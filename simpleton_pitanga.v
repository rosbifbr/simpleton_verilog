==> flow/design.v <==
module simpleton_pitanga(clk, rst
, oEndMem_7s, oEndMem_MS
, oMem128_7s
, oEA
);
    input       clk;         
    input       rst;         
	 output [2:0] oEA;
	 output [6:0] oEndMem_7s;  
	 output oEndMem_MS;
	 output [6:0] oMem128_7s;  
	 wire [7:0] wMem128;
    wire SelPC, EnPC, EnREM, SelMem, Write, OpULA, EnAC, z;
	 assign z=1'b0;
	 wire [7:0] DregPC;  
	 wire [7:0] QregPC;  
	 wire [7:0] PCm1;  
	 wire [7:0] Qrem;  
	 wire [7:0] EndMem;  
	 wire [7:0] OutMem;  
	 wire [7:0] DregAC;  
	 wire [7:0] QregAC;  
	 display7seg disp_EndMem(.in(EndMem[3:0]), .out(oEndMem_7s));
	 display7seg disp_Mem128(.in(wMem128[3:0]), .out(oMem128_7s));
	 assign oEndMem_MS=EndMem[7];
     mais_um_pit incrementapc(.a(QregPC), .s(PCm1));
     mux21_8b_pit muxpc(.sel(SelPC), .e1(PCm1), .e0(OutMem), .saida(DregPC));
     mux21_8b_pit muxmemoria(.sel(SelMem), .e1(QregPC), .e0(Qrem), .saida(EndMem));
     reg8_pit REM(.clk(clk), .rst(rst), .set(z), .cen(EnREM), .d(OutMem), .q(Qrem));
     reg8_pit PC(.clk(clk), .rst(rst), .set(z), .cen(EnPC), .d(DregPC), .q(QregPC));
     reg8_pit AC(.clk(clk), .rst(rst), .set(z), .cen(EnAC), .d(DregAC), .q(QregAC));
     memoria_pit memoria_neandreis(.write(Write), .clk(clk), .rst(rst), .address(EndMem), 
										.din(QregAC), .dout(OutMem), .oMem128(wMem128));
     ula_pit ula_neandreis(.a(OutMem), .b(QregAC), .op(OpULA), .s(DregAC));
     controle_simpleton_pit cs(.clk(clk), .rst(rst), .inst_in(OutMem[7:4]), 
									.selPC(SelPC), .enPC(EnPC), .selMEM(SelMem), .enREM(EnREM), 
									.write(Write), .opULA(OpULA), .enAC(EnAC), .oEA(oEA));
     endmodule
module mais_um_pit(a, s);
    input [7:0]	a;
    output[7:0]	s;
	 assign s = a+1;
endmodule
module mux21_8b_pit(sel, e1, e0, saida);
	 input	sel;
    input [7:0]	e1;
	 input [7:0]	e0;
    output[7:0]	saida;
	 assign saida =(sel) ? e1 :  e0;
endmodule
module reg8_pit(clk, rst, set, cen, d, q);
    input clk, rst, set, cen;
	 input [7:0] d;
    output reg [7:0] q;
    always@(posedge clk, posedge rst) begin
        if(rst)
            q <= 8'b00000000;
        else if(set)
            q <= 8'b11111111;
        else if(cen)
            q <= d;
        else
            q <= q;
    end
endmodule
module memoria_pit(
    input write,
	 input clk,
	 input rst,
    input [7:0] address,       
	 input [7:0] din,
    output  [7:0] dout,
	 output  [7:0] oMem128
	 );    
	wire [7:0] saida_rom;
	wire [7:0] saida_ram;
	wire enable;
	wire zero, nrst;
	not (nrst, rst);
	and (zero, nrst, rst);
	and(enable, address[7], write);
  rom_prog_pit rp(.address(address), .content(saida_rom));
	reg8_pit r(.d(din), .q(saida_ram), .clk(clk), .rst(rst), .set(), .cen(enable));
	mux21_8b_pit m8b(.e0(saida_rom), .e1(saida_ram), .sel(address[7]), .saida(dout));
	assign oMem128 = saida_ram;
endmodule
module rom_prog_pit(
    input [7:0] address,       
    output  [7:0] content);    
       wire [7:0] LDA = 8'b00100000;
       wire [7:0] ADD = 8'b00110000;
       wire [7:0] STA = 8'b00010000;
       wire [7:0] HLT = 8'b11110000;
       assign content = 
           (address == 8'b000) ? LDA : 
           (address == 8'b001) ? 8'b00000111:
           (address == 8'b010) ? ADD : 
           (address == 8'b011) ? 8'b00000111:
           (address == 8'b100) ? STA : 
           (address == 8'b101) ? 8'b10000000:
           (address == 8'b110) ? HLT : 
           (address == 8'b111) ? 8'b00000101:
           8'b00000000;
endmodule
module ula_pit(a, b, op, s);
    input [7:0]	a;
	 input [7:0]	b;
	 input 	op;
    output[7:0]	s;
	 wire [7:0]	soma;
	 assign soma = a+b;
	 assign s =(op) ? soma :  a;
endmodule
module controle_simpleton_pit(clk, rst, inst_in, selPC, enPC, selMEM, enREM, write, opULA, enAC, oEA);
    input clk;
    input rst;
    input [3:0]	inst_in;
    output	selPC;
    output	enPC;
    output	selMEM;
    output	enREM;
    output	write;
    output	opULA;
    output	enAC;
    output  [2:0] oEA;
    wire enable;
    wire [4:0] entradas_cc;
    wire [2:0] PE;
    wire [2:0] EA;
    nor (enable, EA[2], EA[1], EA[0]);
    wire [1:0] inst_temp;
    trad_inst_pit tradutor(.clk(clk), .enable(enable), .inst_in(inst_in), .inst_out(inst_temp));
    assign entradas_cc[4:3] = inst_temp;
    assign entradas_cc[2:0] = EA;
    assign oEA              = EA;
    wire necc[4:0];
    not (necc[0], entradas_cc[0]);
    not (necc[1], entradas_cc[1]);
    not (necc[2], entradas_cc[2]);
    not (necc[3], entradas_cc[3]);
    not (necc[4], entradas_cc[4]);
    wire m01, m02, m03, m04;
    and (m01, entradas_cc[4], entradas_cc[3], necc[2], necc[1]);
    and (m02, necc[4], necc[3]);
    and (m03, entradas_cc[4], necc[3], necc[2], necc[1], necc[0]);
    and (m04, necc[4], entradas_cc[3], necc[2], necc[1], necc[0]);  
    or  (PE[0], m01, m02, m03, m04);
    and (PE[1], entradas_cc[4], necc[2], necc[1], entradas_cc[0]);  
    wire m21, m22, m23, m24, m25;
    and (m21, necc[4], necc[3]);
    and (m22, necc[4], entradas_cc[3], necc[2], necc[1], entradas_cc[0]);
    and (m23, necc[4], entradas_cc[3], entradas_cc[2], entradas_cc[1]);
    and (m24, entradas_cc[4], necc[3], entradas_cc[2], entradas_cc[1]);
    and (m25, entradas_cc[4], entradas_cc[3], entradas_cc[2], entradas_cc[1]);
    or  (PE[2], m21, m22, m23, m24, m25);
    wire [6:0] saidas;
    wire nea0, nea1, nea2;
    not (nea0, EA[0]);
    not (nea1, EA[1]);
    not (nea2, EA[2]);
    wire ndefcase, defcase, _defcase [2:0];
    and (_defcase[0], EA[2], EA[0]);  
    and (_defcase[1], EA[1], EA[2]);  
    or (defcase, _defcase[0], _defcase[1]);
    not (ndefcase, defcase);
    and(saidas[0], ndefcase, nea2, EA[1]);
    and(saidas[1], ndefcase, EA[1], EA[0]);
    and(saidas[2], ndefcase, EA[2], nea0);
    and(saidas[3], ndefcase, nea2, nea1, EA[0]);
    and(saidas[4], ndefcase, nea2, nea1);
    and(saidas[5], ndefcase, nea2, nea1);
    buf(saidas[6], ndefcase);  
    buf(selPC, saidas[6]);
    buf(enPC, saidas[5]);
    buf(selMEM, saidas[4]);
    buf(enREM, saidas[3]);
    buf(write, saidas[2]);
    buf(opULA, saidas[1]);
    buf(enAC, saidas[0]);
    ffdrse ff2(.d(PE[2]), .clk(clk), .rst(rst), .set(1'b0), .enable(1'b1), .q(EA[2]));  
    ffdrse ff1(.d(PE[1]), .clk(clk), .rst(rst), .set(1'b0), .enable(1'b1), .q(EA[1]));
    ffdrse ff0(.d(PE[0]), .clk(clk), .rst(rst), .set(1'b0), .enable(1'b1), .q(EA[0]));
endmodule
module ffdrse(d, clk, rst, set, enable, q);
    input       d;           
    input       clk;         
    input       rst;         
    input       set;         
    input       enable;         
    output      reg q;         
    always@(posedge clk) begin
        if(rst)
            q <= 1'b0;    
        else if(set)
            q <= 1'b1;    
        else if (enable)   
            q <= d;    
    end
endmodule
module trad_inst_pit(clk, enable, inst_in, inst_out);
	 input clk;
	 input enable;
    input [3:0]	inst_in;
    output[1:0]	inst_out;
	 wire [1:0] inst_temp_variavel;
	 wire [1:0] inst_temp_registrado;
	 reg [1:0] inst_reg; 	
    assign inst_temp_variavel =
                (inst_in == 4'b1111)  ?   2'b00:  
                (inst_in == 4'b0001)  ?   2'b01:  
                (inst_in == 4'b0010)  ?   2'b10:  
                (inst_in == 4'b0011)  ?   2'b11:  
                                          2'b00;  
	assign inst_temp_registrado=inst_reg;												
	assign inst_out =
	  (enable) ? inst_temp_variavel : inst_temp_registrado;
	always@(posedge clk) begin
       if (enable)
            inst_reg <= inst_temp_variavel;    
   end	
endmodule
module display7seg(in, out);
    input [3:0]	in;
    output[6:0]	out;
    assign out =
                (in == 4'b0000)  ?   7'b1111110:
                (in == 4'b0001)  ?   7'b0110000:
                (in == 4'b0010)  ?   7'b1101101:
                (in == 4'b0011)  ?   7'b1111001:
                (in == 4'b0100)  ?   7'b0110011:
                (in == 4'b0101)  ?   7'b1011011:
                (in == 4'b0110)  ?   7'b1011111:
                (in == 4'b0111)  ?   7'b1110000:
                (in == 4'b1000)  ?   7'b1111111:
                (in == 4'b1001)  ?   7'b1111011:
                (in == 4'b1010)  ?   7'b1110111:
                (in == 4'b1011)  ?   7'b0011111:
                (in == 4'b1100)  ?   7'b1001110:
                (in == 4'b1101)  ?   7'b0111101:
                (in == 4'b1110)  ?   7'b1001111:
                                     7'b1000111;
endmodule
# [Reports on simpleton_pitanga]
# The steps from the RTL of simpleton_pitanga to its reports follow in flow order.
# Lines are those of the file above, counted from 1.
# Cell names lack the library's common part.
# Not given: n/a
[setup] design="simpleton_pitanga" clock="clk" lib="sky130hd" lib_corner="tt_025C_1v80"

# [After elaboration]
# Counts by Yosys on the flattened word-level netlist (proc, flatten, opt, wreduce; memories kept). Register bits leave out memories and registers merged into their read ports (data or address). Print and check cells are left out. Cells with the same type and inputs are merged into one.
[word_totals] ff_bits=37 latchBits=0 mem_bits_rw=0 mem_bits_ro=0 clocked_rd_ports_x_width=0 memories=0 input_bits=2 out_inout_bits=18 word_cells=151
[classes] addsub=2 mul=0 div_mod_pow=0 n_cmp=0 equal=39 shifts=0 mux=49 bitwise=49 reduce_logical=4
[ops] cell="two-way mux 7 bit" n=28
[ops] cell="two-way mux 8 bit" n=13
[ops] cell="== test 4 bit with constant B" n=15
[ops] cell="bitwise AND 1 bit" n=33
[ops] cell="== test 4 x 3 -> 1 bit with constant B" n=8
[ops] cell="== test 8 x 3 -> 1 bit with constant B" n=4
[ops] cell="== test 4 x 2 -> 1 bit with constant B" n=6
[ops] cell="== test 8 x 2 -> 1 bit with constant B" n=2
[ops] cell="== test 4 x 1 -> 1 bit with constant B" n=3
[ops] cell="bitwise OR 1 bit" n=10
[ops] cell="two-way mux 2 bit" n=5
[ops] cell="logical NOT 4 bit" n=2
[ops] cell="adder 8 x 1 -> 8 bit with constant B" n=1
[ops] cell="== test 8 x 1 -> 1 bit with constant B" n=1
[ops] cell="adder 8 bit" n=1
[ops] cell="logical NOT 8 bit" n=1
[ops] cell="two-way mux 4 bit" n=2
[ops] cell="inverter 1 bit" n=6
[ops] cell="two-way mux 3 bit" n=1
[ops] cell="nonzero test 2 bit" n=1

# [Depth]
# Longest topological path by Yosys (ltp), each cell counted once; first at word level (registers and memories cut), then after technology mapping (sequential cells cut; the memories' decode and read muxes count).
[depth] depth_word=31 abc_area=0 depth_mapped=17 mapped_depth_nobuf=15

# [Synthesis result]
# Source: synth_stat.txt of the flow (Yosys; design flattened, memories mapped). It holds for the ABC_AREA given above (unset counts as 0); a run with the other value may have another netlist.
[types] type="dfrtp_1" n=32 type_area_um2=800.768
[types] type="nand2_1" n=39 type_area_um2=146.39
[types] type="o21ai_0" n=26 type_area_um2=130.125
[types] type="nor2_1" n=34 type_area_um2=127.622
[types] type="a21oi_1" n=22 type_area_um2=110.106
[types] type="ha_1" n=8 type_area_um2=100.096
[types] type="xnor2_1" n=10 type_area_um2=87.584
[types] type="dfxtp_1" n=4 type_area_um2=80.077
[types] type="mux2i_1" n=7 type_area_um2=70.067
[types] type="edfxtp_1" n=2 type_area_um2=60.058
[types] type="inv_1" n=16 type_area_um2=60.058
[types] type="mux2_2" n=5 type_area_um2=56.304
[types] type="a31oi_1" n=8 type_area_um2=50.048
[types] type="nand3_1" n=9 type_area_um2=45.043
[types] type="clkbuf_1" n=11 type_area_um2=41.29
[types] type="o32ai_4" n=1 type_area_um2=27.526
[types] type="xor2_1" n=3 type_area_um2=26.275
[types] type="nor3_1" n=5 type_area_um2=25.024
# Not listed: further types 36, cells in them 53.
[synth_totals] cells=295 area_um2=2474.9 sequential_area_um2=940.9 flip_flops=38 n_buf=18
# The figures by module come from a second, unflattened synthesis with its own total; it is not the netlist above.
[hier_totals] hier_cells=334 area_unflattened_um2=3174.3
# Rows give one instance, submodules left out.
[modules] mod="reg8_pit" n_inst=4 cells=27 area_um2=346.6 seq_area_um2=200.2
[modules] mod="ula_pit" n_inst=1 cells=57 area_um2=444.2 seq_area_um2=0.0
[modules] mod="display7seg" n_inst=2 cells=36 area_um2=209.0 seq_area_um2=0.0
[modules] mod="mux21_8b_pit" n_inst=3 cells=9 area_um2=131.4 seq_area_um2=0.0
[modules] mod="ffdrse" n_inst=3 cells=4 area_um2=38.8 seq_area_um2=20.0
[modules] mod="mais_um_pit" n_inst=1 cells=16 area_um2=116.4 seq_area_um2=0.0
[modules] mod="rom_prog_pit" n_inst=1 cells=16 area_um2=110.1 seq_area_um2=0.0
[modules] mod="controle_simpleton_pit" n_inst=1 cells=16 area_um2=106.4 seq_area_um2=0.0
[modules] mod="trad_inst_pit" n_inst=1 cells=8 area_um2=72.6 seq_area_um2=40.0
[modules] mod="memoria_pit" n_inst=1 cells=1 area_um2=6.3 seq_area_um2=0.0
[modules] mod="simpleton_pitanga" n_inst=1 cells=1 area_um2=3.8 seq_area_um2=0.0

# [Path before layout]
# Path of least setup slack by OpenSTA after synthesis, without wires, with an ideal clock, recovery checks aside; 20% of the period is set as input and as output delay. Where synthesis merged equal registers, the netlist keeps one of their names.
[synth_timing] path_type="register to register" start="reg cs.ff1.q" end="reg AC.q[7]" period_ps=4630 setup_ps=121 launch_ps=0 arrival_time_ps=3437 required_time_ps=4509 setup_slack_ps=1072 path_delay_ps=3558 path_stages=15 n_path_buf=1 synth_period_reached_ps=3558
# "path_delay_ps" = arrival - input delay + setup time.
# "path_stages" counts driving pins, that of a launching flip-flop among them; a cell with two outputs on the path counts twice.
# "synth_period_reached_ps" = period - worst setup slack (recovery checks aside). The figure is calculated, with input and output delays left at 20% of the set period.
# Between the ends stands the longest chain of elaborated cells between them, by number of cells; it is not shown to be the way that was timed. Of several equally long chains one is given.
# Each line given opens the expression or statement behind the cell; cells for indexed reads and writes are added by Yosys, which also makes memories of some case tables.
# At most two assigning lines are given for a register; there are more.
[synth_via] cell_sequence="dfxtp_1 > buf_2 > nor2_1 > mux2i_1 > inv_1 > a22oi_1 > inv_1 > ha_1 > a21oi_1 > o211ai_1 > o41ai_1 > nand3_1 > o21ai_0 > a21oi_1 > o22a_1" elab_chain_len=18 cone_cells=29 cone_classes="1 x add/sub; 7 x eq/ne; 11 x mux; 9 x logic; 1 x reduce/logical"
[synth_rtl] item="from (decl)" line=190 text="output      reg q;"
[synth_rtl] item="from (assign)" line=193 text="q <= 1'b0;"
[synth_rtl] item="from (assign)" line=197 text="q <= d;"
[synth_rtl] item="bitwise AND 1 bit" line=163 text="and (_defcase[1], EA[1], EA[2]);"
[synth_rtl] item="bitwise OR 1 bit" line=164 text="or (defcase, _defcase[0], _defcase[1]);"
[synth_rtl] item="inverter 1 bit" line=165 text="not (ndefcase, defcase);"
[synth_rtl] item="bitwise AND 1 bit x2" line=170 text="and(saidas[4], ndefcase, nea2, nea1);"
[synth_rtl] item="two-way mux 8 bit" line=49 text="assign saida =(sel) ? e1 : e0;"
[synth_rtl] item="== test 8 x 3 -> 1 bit" line=102 text="(address == 8'b111) ? 8'b00000101:"
[synth_rtl] item="two-way mux 3 bit" line=102
[synth_rtl] item="[... 3 more ...]"
[synth_rtl] item="two-way mux 8 bit" line=98 text="(address == 8'b011) ? 8'b00000111:"
[synth_rtl] item="two-way mux 8 bit" line=97 text="(address == 8'b010) ? ADD :"
[synth_rtl] item="two-way mux 8 bit" line=96 text="(address == 8'b001) ? 8'b00000111:"
[synth_rtl] item="two-way mux 8 bit" line=95 text="(address == 8'b000) ? LDA :"
[synth_rtl] item="two-way mux 8 bit" line=49
[synth_rtl] item="adder 8 bit" line=111 text="assign soma = a+b;"
[synth_rtl] item="two-way mux 8 bit" line=112 text="assign s =(op) ? soma : a;"
[synth_rtl] item="to (assign)" line=61 text="q <= d;"
[synth_rtl] item="to (assign)" line=63 text="q <= q;"
[synth_rtl] item="to (decl)" line=54 text="output reg [7:0] q;"
# Nets of the timed path that keep an RTL name, with a line that drives or declares them; the list need not be complete.
[synth_nets] net="oEndMem_MS" line=49
[synth_nets] net="OutMem[1]" line=49

# [Timing after layout]
# From the final timing report of flow run 1: the path of least setup slack in the routed layout; clock arrival at registers is part of the times.
# The report prints the path's times to 10 ps; the period is as set.
[layout_timing] path_type="register to output" start="reg cs.ff1.q" end="out oEndMem_7s[5]" period_ps=4100 output_delay_ps=820 launch_ps=290 arrival_time_ps=2980 required_time_ps=3280 setup_slack_ps=300 path_stages=10 n_path_buf=3
# Between the ends stands the longest chain of elaborated cells between them, by number of cells; it is not shown to be the way that was timed. Of several equally long chains one is given.
# At most two assigning lines are given for a register; there are more.
[layout_via] cell_sequence="dfxtp_1 > buf_2 > nor2_2 > clkbuf_1 > mux2i_2 > nor2_1 > a21oi_1 > nor2_1 > a21oi_1 > clkdlybuf4s50_1" elab_chain_len=21 cone_cells=35 cone_classes="13 x eq/ne; 15 x mux; 6 x logic; 1 x reduce/logical"
[layout_rtl] item="from (decl)" line=190 text="output      reg q;"
[layout_rtl] item="from (assign)" line=193 text="q <= 1'b0;"
[layout_rtl] item="from (assign)" line=197 text="q <= d;"
[layout_rtl] item="bitwise AND 1 bit" line=163 text="and (_defcase[1], EA[1], EA[2]);"
[layout_rtl] item="bitwise OR 1 bit" line=164 text="or (defcase, _defcase[0], _defcase[1]);"
[layout_rtl] item="inverter 1 bit" line=165 text="not (ndefcase, defcase);"
[layout_rtl] item="bitwise AND 1 bit x2" line=170 text="and(saidas[4], ndefcase, nea2, nea1);"
[layout_rtl] item="two-way mux 8 bit" line=49 text="assign saida =(sel) ? e1 : e0;"
[layout_rtl] item="== test 4 bit" line=239 text="(in == 4'b1101)  ?   7'b0111101:"
[layout_rtl] item="two-way mux 7 bit" line=239
[layout_rtl] item="[... 6 more ...]"
[layout_rtl] item="two-way mux 7 bit" line=232 text="(in == 4'b0110)  ?   7'b1011111:"
[layout_rtl] item="two-way mux 7 bit" line=231 text="(in == 4'b0101)  ?   7'b1011011:"
[layout_rtl] item="two-way mux 7 bit" line=230 text="(in == 4'b0100)  ?   7'b0110011:"
[layout_rtl] item="two-way mux 7 bit" line=229 text="(in == 4'b0011)  ?   7'b1111001:"
[layout_rtl] item="two-way mux 7 bit" line=228 text="(in == 4'b0010)  ?   7'b1101101:"
[layout_rtl] item="two-way mux 7 bit" line=227 text="(in == 4'b0001)  ?   7'b0110000:"
[layout_rtl] item="two-way mux 7 bit" line=226 text="(in == 4'b0000)  ?   7'b1111110:"
[layout_rtl] item="to (decl)" line=9 text="output [6:0] oEndMem_7s;"

Wiki page: simpleton_pitanga / flow data

Measured results for simpleton_pitanga: 2 stored runs of the Yosys and OpenROAD flow on sky130hd. The settings differ; the order carries no meaning. The constraints put input and output delay at 20% of the set period each and load the outputs with 0.01 pF.
"timing.achieved_period_ps" is the run's clock period less its worst setup slack. It is reckoned from that one timing run; input and output delays stay at 20% of the period that was set.
By "worst_setup_path_time_ps" is meant the share of the clock period that the worst setup path is allowed (20% is reserved at inputs, 20% at outputs), minus its slack. Clock arrival times at its registers enter into it.
By "design_power_mw" is meant OpenSTA's value without simulated activity: inputs other than the clock are taken to toggle once in ten clock periods, and the tool carries that through the logic.
"worst_setup_path_time_ps" is known to 10 ps.

[flow] flow run 1: files
==> flow/run.sh <==
#!/bin/bash
# the make line also repeats the synthesis and layout settings of config.mk as NAME=value (left out here)
make -C /OpenROAD-flow-scripts/flow DESIGN_CONFIG=/design/flow/config.mk WORK_HOME=/design/flow/orfs CLKGATE_MAP_FILE= finish
==> flow/config.mk <==
export PLATFORM = sky130hd
export DESIGN_NAME = simpleton_pitanga
export DESIGN_NICKNAME = simpleton_pitanga
export VERILOG_FILES = /design/flow/design.v
export SDC_FILE = /design/flow/constraint.sdc
export NUM_CORES = 4
export LEC_CHECK = 0
export CAP_MARGIN = 20
export CORE_MARGIN = 2
export CORE_UTILIZATION = 53
export CTS_CLUSTER_DIAMETER = 366
export GPL_ROUTABILITY_DRIVEN = 0
export GPL_TIMING_DRIVEN = 0
export PLACE_DENSITY_LB_ADDON = 0.13
export SLEW_MARGIN = 15
==> flow/constraint.sdc <==
create_clock -name core_clock -period 4.1 [get_ports {clk}]
set_input_delay 0.8200 -clock core_clock [delete_from_list [all_inputs] [get_ports {clk}]]
set_output_delay 0.8200 -clock core_clock [all_outputs]
set_load 0.01 [all_outputs]

[flow] flow run 1: metrics
[metrics] setup_worst_slack_ps = 303
[metrics] tns_setup_ps = 0
[metrics] post_route_stdcell_area_um2 = 2880.3
[metrics] timing.achieved_period_ps = 3797
[metrics] design_die_area_um2 = 5232.4
[metrics] post_route_util_pct = 65.2
[metrics] worst_setup_path_time_ps = 2980
[metrics] path_kind = register to output
[metrics] synth_area_um2 = 2474.9
[metrics] design_power_mw = 2.699
[metrics] final_hold_ws_ps = 418

[flow] flow run 2: files
==> flow/run.sh <==
#!/bin/bash
# the make line also repeats the synthesis and layout settings of config.mk as NAME=value (left out here)
make -C /OpenROAD-flow-scripts/flow DESIGN_CONFIG=/design/flow/config.mk WORK_HOME=/design/flow/orfs CLKGATE_MAP_FILE= finish
==> flow/config.mk <==
export PLATFORM = sky130hd
export DESIGN_NAME = simpleton_pitanga
export DESIGN_NICKNAME = simpleton_pitanga
export VERILOG_FILES = /design/flow/design.v
export SDC_FILE = /design/flow/constraint.sdc
export NUM_CORES = 4
export LEC_CHECK = 0
export ABC_AREA = 0
export CAP_MARGIN = 25
export CELL_PAD_IN_SITES_DETAIL_PLACEMENT = 2
export CELL_PAD_IN_SITES_GLOBAL_PLACEMENT = 2
export CORE_MARGIN = 6
export CORE_UTILIZATION = 33
export CTS_CLUSTER_DIAMETER = 315
export PLACE_DENSITY = 0.58
export SETUP_SLACK_MARGIN = 1.17
export SLEW_MARGIN = 5
==> flow/constraint.sdc <==
create_clock -name core_clock -period 5.12 [get_ports {clk}]
set_input_delay 1.0240 -clock core_clock [delete_from_list [all_inputs] [get_ports {clk}]]
set_output_delay 1.0240 -clock core_clock [all_outputs]
set_load 0.01 [all_outputs]

[flow] flow run 2: metrics
[metrics] design_die_area_um2 = 9722.0
[metrics] design_power_mw = 2.190
[metrics] final_hold_ws_ps = 416
[metrics] tns_setup_ps = 0
[metrics] post_route_stdcell_area_um2 = 2885.3
[metrics] timing.achieved_period_ps = 3697
[metrics] worst_setup_path_time_ps = 2670
[metrics] path_kind = register to output
[metrics] post_route_util_pct = 39.8
[metrics] setup_worst_slack_ps = 1423
[metrics] synth_area_um2 = 2474.9
